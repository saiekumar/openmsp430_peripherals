==> flow/design.v <==
module dma_port(
        clk,
        reset_n,
        dma_addr,
        dma_en,
        dma_wen,
        dma_din,
        dma_ready,
        dma_dout,
        dma_resp,
        int_enabled,
        port_dir,
        dma_go,
        int_gen,
        busy,
        port_start_addr,
        transfer_len,
        fifo_din,
        fifo_wen,
        fifo_full,
        fifo_dout,
        fifo_ren,
        fifo_empty,
        error_generated,
        int_clear);
parameter   IDLE        =   2'b00;
parameter   DMA_RD      =   2'b01;
parameter   FIFO_RD     =   2'b10;
parameter   DMA_WR      =   2'b11;
input               clk;
input               reset_n;
output reg  [14:0]  dma_addr;
output reg          dma_en;
output reg  [1:0]   dma_wen;
output reg  [15:0]  dma_din;
input               dma_ready;
input       [15:0]  dma_dout;
input               dma_resp;
input               int_enabled;
input               port_dir;
input               dma_go;
output reg          int_gen;
output reg          busy;
input       [15:0]  port_start_addr;
input       [15:0]  transfer_len;
output reg  [15:0]  fifo_din;
output reg          fifo_wen;
input               fifo_full;
input       [15:0]  fifo_dout;
output  reg         fifo_ren;
input               fifo_empty;
output  reg         error_generated;
input               int_clear;
reg                 dma_done;
reg [1:0]           state;
reg                 first_trans;
reg [15:0]          count;
reg                 sample_dout;
reg                 fifo_ren_reg;
reg                 check_ready;
always @(posedge clk or negedge reset_n)
begin
    if(!reset_n)
    begin
        dma_addr        <=  15'h0;
        dma_en          <=  1'b0;
        dma_wen         <=  2'b00;
        dma_din         <=  16'h00;
        fifo_ren        <=  1'b0;
        dma_done        <=  1'b0;
        state           <=  IDLE;
        first_trans     <=  1'b0;
        error_generated <=  1'b0;
        count           <=  16'h0;
        sample_dout     <=  1'b0;
        check_ready     <=  1'b0;
    end
    else
    begin
        dma_done    <=  1'b0;
        sample_dout <=  1'b0;
        fifo_ren    <=  1'b0;
        case (state)
            IDLE:
            begin
                error_generated <= 1'b0;
                if(dma_go == 1'b1) 
                begin
                    if(port_dir ==  1'b0)
                        state   <=   DMA_RD;
                    else
                        state   <=   FIFO_RD;
                end
            end
            DMA_RD:
            begin
                if(first_trans == 1'b0)
                begin
                    first_trans <=   1'b1;
                    dma_addr    <=   port_start_addr[14:0];
                    dma_en      <=   1'b1;
                    count       <=   count + 2;
                end 
                else
                begin
                    if(dma_ready == 1'b1)
                    begin
                        if(dma_resp == 1'b1)
                            error_generated <= 1'b1;
                        if(count == transfer_len)
                        begin
                            dma_addr    <=  16'h00;
                            count       <=  16'h00;
                            sample_dout <=  1'b1;
                            dma_en      <=  1'b0;
                            state       <=  IDLE;
                            dma_done    <=  1'b1;
                        end
                        else if(fifo_full == 1'b1)
                        begin
                            dma_addr    <=  16'h00;
                            sample_dout <=  1'b1;
                            dma_en      <=  1'b0;
                            first_trans <=  1'b0;
                        end 
                        else
                        begin
                            dma_addr    <=   port_start_addr[14:0] + count;
                            count       <=  count + 2;
                            sample_dout <=  1'b1;
                        end
                    end
                end
            end
            FIFO_RD:
            begin
                if(fifo_empty == 1'b0)
                begin
                    fifo_ren    <=  1'b1;
                    state       <=  DMA_WR;
                end
            end
            DMA_WR:
            begin
                if(fifo_ren_reg == 1'b1)
                begin
                    dma_addr    <=  port_start_addr + count;
                    count       <=  count + 2;
                    dma_en      <=  1'b1;
                    dma_wen     <=  2'b11; 
                    dma_din     <=  fifo_dout;
                    check_ready <=  1'b1;
                end
                else if (check_ready == 1'b1)
                begin
                    if(dma_ready == 1'b1)
                    begin
                        check_ready     <=  1'b0;
                        dma_addr        <=  16'h0;
                        dma_en          <=  1'b0;
                        dma_wen         <=  2'b00;
                        if(count == transfer_len)
                        begin
                            dma_done        <= 1'b1;
                            state           <= IDLE;
                        end
                        else
                            fifo_ren        <= 1'b1;
                        if(dma_resp == 1'b1)
                            error_generated <=  1'b1;
                    end
                end
            end
        endcase
    end
end
always @(posedge clk or negedge reset_n)
begin
    if(!reset_n)
    begin
        fifo_din    <=  16'h0;
        fifo_wen    <=  1'b0;
        fifo_ren_reg<=  1'b0;
    end
    else
    begin
        fifo_wen    <=  1'b0;
        fifo_ren_reg<=  fifo_ren;
        if(sample_dout == 1'b1)
        begin
            fifo_din    <=  dma_dout;
            fifo_wen    <=  1'b1;
        end
    end
end
always @(posedge clk or negedge reset_n)
begin
    if(!reset_n)
    begin
        busy    <=   1'b0;
        int_gen <=   1'b0;
    end
    else
    begin
        if(dma_go == 1'b1)
		  begin
            busy    <=   1'b1;
            int_gen <=   1'b0;
		  end
        else if(dma_done == 1'b1)
        begin
            busy    <=   1'b0;
            int_gen <=   1'b1;
        end
        else if(int_clear)
            int_gen <=   1'b0;
    end    
end
endmodule
# [Reports on dma_port]
# The steps from the RTL of dma_port to its reports follow in flow order.
# Line numbers count from 1 in the design file above.
# Operators carry their Yosys type and port widths (W data, S select, Z words).
# The mark -- stands for no value.
[setup] top_module="dma_port" clock_port="clk" cell_library="sky130hd" corner="tt_025C_1v80"

# [After elaboration]
# Yosys after proc, flatten, opt, wreduce and memory -nomap, before mapping. Memory bits, and registers merged into a memory's read port (data or address), are not among the register bits. Print and check cells are not counted.
[bits] regBits=78
[op_classes] n_addsub=3 eq_ne=15 muxes=68 reduce_logical=15
[op_table] cell="$mux W15" count=7
[op_table] cell="$mux W16" count=5
[op_table] cell="$mux W1" count=38
[op_table] cell="$pmux W16 S2" count=1
[op_table] cell="$add A15 B15 Y15" count=2
[op_table] cell="$pmux W15 S2" count=1
[op_table] cell="$mux W2" count=11
[op_table] cell="$eq A16 B16 Y1" count=1
[op_table] cell="$add A16 B2 Y16 const B" count=1
[op_table] cell="$ne A2 B2 Y1 const B" count=6
[op_table] cell="$reduce_and A4 Y1" count=3
[op_table] cell="$ne A3 B3 Y1 const B" count=3
[op_table] cell="$reduce_bool A2 Y1" count=4
[op_table] cell="$ne A4 B4 Y1 const B" count=2
[op_table] cell="$pmux W2 S4" count=1
[op_table] cell="$reduce_bool A3 Y1" count=2
[op_table] cell="$reduce_and A6 Y1" count=1
[op_table] cell="$pmux W1 S2" count=3
[op_table] cell="$reduce_and A5 Y1" count=1
[op_table] cell="$eq A2 B2 Y1 const B" count=2
[op_table] cell="$reduce_bool A4 Y1" count=1
[op_table] cell="$reduce_and A3 Y1" count=1
[op_table] cell="$pmux W1 S3" count=1
[op_table] cell="$eq A2 B1 Y1 const B" count=1
[op_table] cell="$logic_not A2 Y1" count=1
[op_table] cell="$reduce_and A2 Y1" count=1

# [Depth]
# Depth = most cells in a row (Yosys ltp): at word level without a register or memory, in the mapped netlist without a sequential cell, where the memories' decode and read muxes count.
[logic_depth] word_depth=6 ABC_AREA=0 ltp_mapped=8

# [Netlist]
# Source: synth_stat.txt of the flow (Yosys; design flattened, memories mapped). It holds for the ABC_AREA given above (unset counts as 0); a run with the other value may have another netlist.
# The area totals of this step are shown rounded.
[types] type="sky130_fd_sc_hd__dfrtp_1" count=77 type_area_um2=1.93E+03
[types] type="sky130_fd_sc_hd__mux2_2" count=32 type_area_um2=360.346
[types] type="sky130_fd_sc_hd__xnor2_1" count=24 type_area_um2=210.202
[types] type="sky130_fd_sc_hd__ha_1" count=14 type_area_um2=175.168
[types] type="sky130_fd_sc_hd__a21oi_1" count=33 type_area_um2=165.158
[types] type="sky130_fd_sc_hd__nand2_1" count=34 type_area_um2=127.622
[types] type="sky130_fd_sc_hd__o21ai_0" count=18 type_area_um2=90.086
[types] type="sky130_fd_sc_hd__a22oi_1" count=11 type_area_um2=82.579
[types] type="sky130_fd_sc_hd__nor2_1" count=21 type_area_um2=78.826
[types] type="sky130_fd_sc_hd__o211ai_1" count=8 type_area_um2=60.058
[types] type="sky130_fd_sc_hd__clkbuf_1" count=15 type_area_um2=56.304
[types] type="sky130_fd_sc_hd__nand3_1" count=11 type_area_um2=55.053
[types] type="sky130_fd_sc_hd__inv_1" count=13 type_area_um2=48.797
[types] type="sky130_fd_sc_hd__a21o_1" count=6 type_area_um2=45.043
[types] type="sky130_fd_sc_hd__or3_1" count=7 type_area_um2=43.792
[types] type="sky130_fd_sc_hd__xor2_1" count=5 type_area_um2=43.792
[types] type="sky130_fd_sc_hd__nand4_1" count=6 type_area_um2=37.536
[types] type="sky130_fd_sc_hd__or4_1" count=5 type_area_um2=37.536
# Not listed: further types 33, cells in them 54.
[mapped] cell_count=394 area_um2=4090 sequential_area_um2=1950 ff_cells=78

# [Worst setup path after synthesis]
# Source: OpenSTA report_checks on the synthesized netlist (no wires, ideal clock, input and output delay 20% of the period each), path of least setup slack; recovery checks are left aside. Register names are those of the netlist, which keeps one name where synthesis merged equal registers.
[synth_timing] path_kind="input port to flip-flop" start="in transfer_len[7]" end="reg count[7]" tclk_ns=3.29 in_delay_ns=0.658 setup_time_ns=0.066 launch_ns=0.658 t_arrival_ns=2.373 path_slack_ns=0.851 path_delay_ns=1.781 driving_pins=7 path_buffers=1 period_less_setup_slack_ns=2.439
# "path_delay_ns" = arrival - input delay + setup time.
# "driving_pins" counts driving pins, that of a launching flip-flop among them; a cell with two outputs on the path counts twice.
# "period_less_setup_slack_ns" is the clock period less the worst setup slack; recovery checks do not enter. This is arithmetic on one report: input and output delays are still those of the set period (20% each).
# Between the ends stands the longest chain of elaborated cells between them, by number of cells; it is not shown to be the way that was timed. Of several equally long chains one is given.
# A line is the first line of the expression or statement that the cell stems from. Yosys adds cells for indexed reads and writes and turns some case tables into memories.
# At most two assigning lines are given for a register; there are more.
[synth_between] path_cell_list="sky130_fd_sc_hd__xor2_1 sky130_fd_sc_hd__or4_4 sky130_fd_sc_hd__nor4_4 sky130_fd_sc_hd__o2111ai_1 sky130_fd_sc_hd__clkbuf_1 sky130_fd_sc_hd__or4_1 sky130_fd_sc_hd__nand2_1" elab_chain_len=5 cone_cells=7 classes_between="eq/ne (2); mux (4); reduce/logical (1)"
[synth_lines] item="start, declared" line_no=45 rtl="input       [15:0]  transfer_len;"
[synth_lines] item="$eq A16 B16 Y1" line_no=110 rtl="if(count == transfer_len)"
[synth_lines] item="$mux W16" line_no=110
[synth_lines] item="$mux W16" line_no=106 rtl="if(dma_ready == 1'b1)"
[synth_lines] item="$mux W16" line_no=97 rtl="if(first_trans == 1'b0)"
[synth_lines] item="$pmux W16 S2" line_no=83 rtl="case (state)"
[synth_lines] item="end, assigned" line_no=102 rtl="count       <=   count + 2;"
[synth_lines] item="end, assigned" line_no=129 rtl="count       <=  count + 2;"
[synth_lines] item="end, declared" line_no=57 rtl="reg [15:0]          count;"

# Record of 2 stored runs of the RTL-to-layout flow on dma_port, platform sky130hd. The runs are unordered. Constraints: input delay and output delay 20% of the set period each, output load 0.01 pF.
run="run A" settings period_ns=3.34 CORE_UTILIZATION=66 PLACE_DENSITY=0.39 TNS_END_PERCENT=40 GPL_TIMING_DRIVEN=1 GPL_ROUTABILITY_DRIVEN=0 CTS_CLUSTER_SIZE=81 SLEW_MARGIN=20 MAX_ROUTING_LAYER="met5" CAP_MARGIN=20 CORE_MARGIN=2
run="run A" outcome="did not finish, routing stopped with ODB-0269"
run="run B" settings period_ns=2.84 CORE_UTILIZATION=66 SETUP_SLACK_MARGIN=-0.14 PLACE_DENSITY_LB_ADDON=0.01 CORE_MARGIN=5 CELL_PAD_IN_SITES_GLOBAL_PLACEMENT=0 TNS_END_PERCENT=5 ABC_AREA=0 GPL_TIMING_DRIVEN=1 CTS_CLUSTER_SIZE=42 CAP_MARGIN=30 SLEW_MARGIN=5 MAX_ROUTING_LAYER="met5"
run="run B" outcome="did not finish, routing stopped with GRT-0232"
